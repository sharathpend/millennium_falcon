==> flow/design.v <==
module base_sampler_v2 (
  input  wire        clk,
  input  wire [71:0] rand_72_i,
  output wire [63:0] z0_o
);
  (* max_fanout = 10 *) wire [17:0] z0_step;
  (* max_fanout = 10 *) wire [71:0] rand_72;
  (* max_fanout = 10 *) reg  [63:0] z0_reg = 'd0;
  assign rand_72 = rand_72_i;
  assign z0_step[0]  = ((rand_72 <  72'd1) ? 1'b1 : 1'b0);  
  assign z0_step[1]  = ((rand_72 <  72'd198) ? 1'b1 : 1'b0);
  assign z0_step[2]  = ((rand_72 <  72'd28824) ? 1'b1 : 1'b0);
  assign z0_step[3]  = ((rand_72 <  72'd3104126) ? 1'b1 : 1'b0);
  assign z0_step[4]  = ((rand_72 <  72'd247426747) ? 1'b1 : 1'b0);
  assign z0_step[5]  = ((rand_72 <  72'd14602316184) ? 1'b1 : 1'b0);
  assign z0_step[6]  = ((rand_72 <  72'd638331848991) ? 1'b1 : 1'b0);
  assign z0_step[7]  = ((rand_72 <  72'd20680885154299) ? 1'b1 : 1'b0);
  assign z0_step[8]  = ((rand_72 <  72'd496969357462633) ? 1'b1 : 1'b0);
  assign z0_step[9]  = ((rand_72 <  72'd8867391802663976) ? 1'b1 : 1'b0);
  assign z0_step[10] = ((rand_72 <  72'd117656387352093658) ? 1'b1 : 1'b0);
  assign z0_step[11] = ((rand_72 <  72'd1163297957344668388) ? 1'b1 : 1'b0);
  assign z0_step[12] = ((rand_72 <  72'd8595902006365044063) ? 1'b1 : 1'b0);
  assign z0_step[13] = ((rand_72 <  72'd47667343854657281903) ? 1'b1 : 1'b0);
  assign z0_step[14] = ((rand_72 <  72'd199560484645026482916) ? 1'b1 : 1'b0);
  assign z0_step[15] = ((rand_72 <  72'd636254429462080897535) ? 1'b1 : 1'b0);
  assign z0_step[16] = ((rand_72 <  72'd1564742784480091954050) ? 1'b1 : 1'b0);
  assign z0_step[17] = ((rand_72 <  72'd3024686241123004913666) ? 1'b1 : 1'b0);  
  always@ (posedge clk) begin
    z0_reg[6:0] <=  (((z0_step[ 0] + z0_step[15]) + (z0_step[ 1] + z0_step[14])) + 
                     ((z0_step[ 2] + z0_step[13]) + (z0_step[ 3] + z0_step[12]))) + 
                    (((z0_step[ 4] + z0_step[11]) + (z0_step[ 5] + z0_step[10])) + 
                     ((z0_step[ 6] + z0_step[ 9]) + (z0_step[ 7] + z0_step[ 8]))) + 
                    (z0_step[16] + z0_step[17]);
  end
  assign z0_o = z0_reg;
endmodule
From RTL to reports: base_sampler_v2 --
Tool output for the design above, in the order of the flow. Lines are those of the file above, counted from 1. Library cell names are shortened. Not given: n/a
Design: top base_sampler_v2, clock input clk, library sky130hd, corner tt_025C_1v80

After elaboration --
Source: Yosys, flattened and elaborated, memories not mapped. Widths are those after wreduce; folded enables and synchronous resets count as part of the registers. Registers that Yosys merges into a memory's read port (data or address) are not register bits. Print and check cells do not count. Equal cells are merged and count once.
Operators by class: $add $sub $neg 17, $lt $le $gt $ge 18, multiplexer cells 18
Operators by type and width (count):
- less-than comparator 72 x 1 -> 1 bit with constant B | 1
- less-than comparator 72 x 15 -> 1 bit with constant B | 1
- less-than comparator 72 x 22 -> 1 bit with constant B | 1
- less-than comparator 72 x 28 -> 1 bit with constant B | 1
- less-than comparator 72 x 34 -> 1 bit with constant B | 1
- less-than comparator 72 x 40 -> 1 bit with constant B | 1
- less-than comparator 72 x 45 -> 1 bit with constant B | 1
- less-than comparator 72 x 49 -> 1 bit with constant B | 1
- less-than comparator 72 x 53 -> 1 bit with constant B | 1
- less-than comparator 72 x 57 -> 1 bit with constant B | 1
- less-than comparator 72 x 61 -> 1 bit with constant B | 1
- less-than comparator 72 x 63 -> 1 bit with constant B | 1
- less-than comparator 72 x 66 -> 1 bit with constant B | 1
- less-than comparator 72 x 68 -> 1 bit with constant B | 1
- less-than comparator 72 x 70 -> 1 bit with constant B | 1
- less-than comparator 72 x 71 -> 1 bit with constant B | 1
- less-than comparator 72 bit with constant B | 1
- less-than comparator 72 x 8 -> 1 bit with constant B | 1
- adder 1 x 1 -> 2 bit | 9
- 2-to-1 mux 1 bit | 18
- adder 2 x 2 -> 3 bit | 4
- adder 3 x 3 -> 4 bit | 2
- adder 5 x 2 -> 6 bit | 1
- adder 4 x 4 -> 5 bit | 1
Word-level totals: flip-flop bits (word level) 6, input bits 73, output and inout port bits 64, word-level cells 54

Logic depth --
Depth = most cells in a row (Yosys ltp): at word level without a register or memory, in the mapped netlist without a sequential cell, where the memories' decode and read muxes count.
Logic depth: depth after elaboration 7, ABC_AREA 1, gate-level depth with buffers 23, gate-level depth less buffers 23

Mapped cells and area --
Source: synth_stat.txt of the flow (Yosys; design flattened, memories mapped). It holds for the ABC_AREA given above (unset counts as 0); a run with the other value may have another netlist. Totals and module areas in this step are rounded.
Mapped netlist: standard cells after synthesis 968, cell area after synthesis 4821 um^2, sequential part of the area 100.1 um^2, flip-flops 5, buffers 63
Cells by type:
- nand2_1 | count 247, total area 927.139 um^2
- nor2_1 | count 189, total area 709.43 um^2
- nand3_1 | count 97, total area 485.466 um^2
- inv_1 | count 121, total area 454.186 um^2
- buf_4 | count 60, total area 450.432 um^2
- fa_1 | count 12, total area 240.23 um^2
- o21ai_0 | count 47, total area 235.226 um^2
- a21oi_1 | count 41, total area 205.197 um^2
- nor3_1 | count 26, total area 130.125 um^2
- nand4_1 | count 18, total area 112.608 um^2
- nor2_4 | count 9, total area 101.347 um^2
- dfxtp_1 | count 5, total area 100.096 um^2
- ha_1 | count 8, total area 100.096 um^2
- nor2_2 | count 15, total area 93.84 um^2
- inv_2 | count 21, total area 78.826 um^2
- nand2_2 | count 6, total area 37.536 um^2
- o21bai_1 | count 5, total area 37.536 um^2
- o21ai_1 | count 5, total area 25.024 um^2
Not listed: further types 24, cells in them 36.

Timing after synthesis --
Path of least setup slack by OpenSTA after synthesis, without wires, with an ideal clock, recovery checks aside; 20% of the period is set as input and as output delay. Where synthesis merged equal registers, the netlist keeps one of their names.
Timing after synthesis: kind input-to-reg, start point input rand_72_i[37], end point register z0_reg[4], period 7470 ps, external input delay 1494 ps, setup time 119 ps, launch time at the first pin 1494 ps, arrival time 5821 ps, required time 7351 ps, slack 1529 ps, delay of the path 4446 ps, stages 19, path buffers 1, synthesis period reached 5941 ps
"delay of the path" is the arrival time less input delay plus setup time. "stages" counts driving pins, that of a launching flip-flop among them; a cell with two outputs on the path counts twice. "synthesis period reached" is the clock period less the worst setup slack; recovery checks do not enter. This is arithmetic on one report: input and output delays are still those of the set period (20% each). The rows between start and end are the longest chain of elaborated cells between them; the timing report does not say that the signal goes this way. Where chains are equally long, one stands for them. Each line given opens the expression or statement behind the cell; cells for indexed reads and writes are added by Yosys, which also makes memories of some case tables.
On the way, after synthesis: cells stage by stage buf_2 > nor2_2 > nand2_1 > nor3_1 > nand2_1 > nor2_1 > nand2_2 > nor2_2 > nand2_1 > fa_1 > fa_1 > fa_1 > fa_1 > inv_1 > fa_1 > ha_1 > fa_1 > a21oi_1 > o21bai_1, length of the longest elaborated chain 7, elaborated cells on any way between the ends 53, RTL lines with such cells 23, those cells by class add/sub (17); compare (18); mux (18)
Ends and longest elaborated chain, after synthesis:
- start: declaration | line 3 | input  wire [71:0] rand_72_i,
- less-than comparator 72 x 1 -> 1 bit | line 10 | assign z0_step[0]  = ((rand_72 <  72'd1) ? 1'b1 : 1'b0);
- 2-to-1 mux 1 bit | line 10
- adder 1 x 1 -> 2 bit | line 29 | z0_reg[6:0] <=  (((z0_step[ 0] + z0_step[15]) + (z0_step[ 1] + z0_step[14])) +
- adder 2 x 2 -> 3 bit | line 29
- adder 3 x 3 -> 4 bit | line 29
- adder 4 x 4 -> 5 bit | line 29
- adder 5 x 2 -> 6 bit | line 29
- end: assignment | line 29
- end: declaration | line 8 | (* max_fanout = 10 *) reg  [63:0] z0_reg = 'd0;

Timing after layout --
Path of least setup slack in the final report of stored run 1 (OpenROAD, finished layout, wires in). Where an end is a register, its clock arrival counts in the times. The report prints the path's times to 10 ps; the period is as set.
Timing post-layout: kind input-to-reg, start point input rand_72_i[55], end point register z0_reg[4], period 10700 ps, external input delay 2140 ps, setup time 120 ps, launch time at the first pin 2140 ps, arrival time 7400 ps, required time 10810 ps, slack 3400 ps, stages 21, path buffers 1
The rows between start and end are the longest chain of elaborated cells between them; the timing report does not say that the signal goes this way. Where chains are equally long, one stands for them.
On the way, post-layout: cells stage by stage clkdlybuf4s50_1 > inv_1 > nor2_1 > nand2_1 > nor2_1 > nand4_1 > nor2_1 > nand3_1 > nand3_1 > fa_1 > inv_1 > fa_1 > inv_1 > fa_1 > fa_1 > inv_1 > fa_1 > ha_1 > fa_1 > a21oi_1 > o21bai_1, length of the longest elaborated chain 7, elaborated cells on any way between the ends 53, RTL lines with such cells 23, those cells by class add/sub (17); compare (18); mux (18)
Ends and longest elaborated chain, post-layout:
- start: declaration | line 3 | input  wire [71:0] rand_72_i,
- less-than comparator 72 x 1 -> 1 bit | line 10 | assign z0_step[0]  = ((rand_72 <  72'd1) ? 1'b1 : 1'b0);
- 2-to-1 mux 1 bit | line 10
- adder 1 x 1 -> 2 bit | line 29 | z0_reg[6:0] <=  (((z0_step[ 0] + z0_step[15]) + (z0_step[ 1] + z0_step[14])) +
- adder 2 x 2 -> 3 bit | line 29
- adder 3 x 3 -> 4 bit | line 29
- adder 4 x 4 -> 5 bit | line 29
- adder 5 x 2 -> 6 bit | line 29
- end: assignment | line 29
- end: declaration | line 8 | (* max_fanout = 10 *) reg  [63:0] z0_reg = 'd0;

--- measured runs ---
Design base_sampler_v2 on sky130hd. What follows are 2 stored runs of the flow, each under its own settings; their order means nothing. The constraints put input and output delay at 20% of the set period each and load the outputs with 0.01 pF.
"clock period reached" means the clock period less the worst setup slack. The figure is calculated, with input and output delays left at 20% of the set period.
By "worst setup path time" is meant the share of the clock period that the worst setup path is allowed (20% is reserved at inputs, 20% at outputs), minus its slack. Clock arrival times at its registers enter into it.
"total power of the final layout" rests on the timing tool's default activity at the inputs, not on a simulated workload.
"worst setup path time" is known to 10 ps.
The measured numbers are rounded.

[stored run 1] flow files
==> flow/run.sh <==
#!/bin/bash
# the make line also repeats the synthesis and layout settings of config.mk as NAME=value (left out here)
make -C /OpenROAD-flow-scripts/flow DESIGN_CONFIG=/design/flow/config.mk WORK_HOME=/design/flow/orfs CLKGATE_MAP_FILE= finish
==> flow/config.mk <==
export PLATFORM = sky130hd
export DESIGN_NAME = base_sampler_v2
export DESIGN_NICKNAME = base_sampler_v2
export VERILOG_FILES = /design/flow/design.v
export SDC_FILE = /design/flow/constraint.sdc
export NUM_CORES = 4
export LEC_CHECK = 0
export ABC_AREA = 1
export CAP_MARGIN = 40
export CELL_PAD_IN_SITES_DETAIL_PLACEMENT = 0
export CELL_PAD_IN_SITES_GLOBAL_PLACEMENT = 0
export CORE_MARGIN = 2
export CORE_UTILIZATION = 42
export CTS_CLUSTER_SIZE = 56
export MIN_ROUTING_LAYER = met2
export PLACE_DENSITY_LB_ADDON = 0.26
export SLEW_MARGIN = 20
export TNS_END_PERCENT = 15
==> flow/constraint.sdc <==
create_clock -name core_clock -period 10.7 [get_ports {clk}]
set_input_delay 2.1400 -clock core_clock [delete_from_list [all_inputs] [get_ports {clk}]]
set_output_delay 2.1400 -clock core_clock [all_outputs]
set_load 0.01 [all_outputs]

[stored run 1] result: post-synthesis cell area 4821 um^2; die footprint 12350 um^2; area of the standard cells in the finished layout 5602 um^2; utilization of the finished layout 49.5%; lowest setup slack 3404 ps; setup total negative slack 0 ps; worst-case hold slack 3113 ps; total power of the final layout 0.2361 mW; clock period reached 7296 ps; worst setup path time 5160 ps; type of the worst setup path input-to-reg

[stored run 2] flow files
==> flow/run.sh <==
#!/bin/bash
# the make line also repeats the synthesis and layout settings of config.mk as NAME=value (left out here)
make -C /OpenROAD-flow-scripts/flow DESIGN_CONFIG=/design/flow/config.mk WORK_HOME=/design/flow/orfs CLKGATE_MAP_FILE= finish
==> flow/config.mk <==
export PLATFORM = sky130hd
export DESIGN_NAME = base_sampler_v2
export DESIGN_NICKNAME = base_sampler_v2
export VERILOG_FILES = /design/flow/design.v
export SDC_FILE = /design/flow/constraint.sdc
export NUM_CORES = 4
export LEC_CHECK = 0
export CAP_MARGIN = 30
export CELL_PAD_IN_SITES_GLOBAL_PLACEMENT = 2
export CORE_ASPECT_RATIO = 0.93
export CORE_MARGIN = 2
export CORE_UTILIZATION = 34
export GPL_ROUTABILITY_DRIVEN = 0
export MAX_ROUTING_LAYER = met4
export MIN_ROUTING_LAYER = met1
export PLACE_DENSITY = 0.52
export SLEW_MARGIN = 20
==> flow/constraint.sdc <==
create_clock -name core_clock -period 5.52 [get_ports {clk}]
set_input_delay 1.1040 -clock core_clock [delete_from_list [all_inputs] [get_ports {clk}]]
set_output_delay 1.1040 -clock core_clock [all_outputs]
set_load 0.01 [all_outputs]

[stored run 2] result: post-synthesis cell area 4299 um^2; die footprint 13560 um^2; area of the standard cells in the finished layout 7032 um^2; utilization of the finished layout 57.2%; lowest setup slack -692 ps; setup total negative slack -2689 ps; worst-case hold slack 1875 ps; total power of the final layout 0.5765 mW; clock period reached 6212 ps; worst setup path time 5110 ps; type of the worst setup path input-to-reg
--- end ---
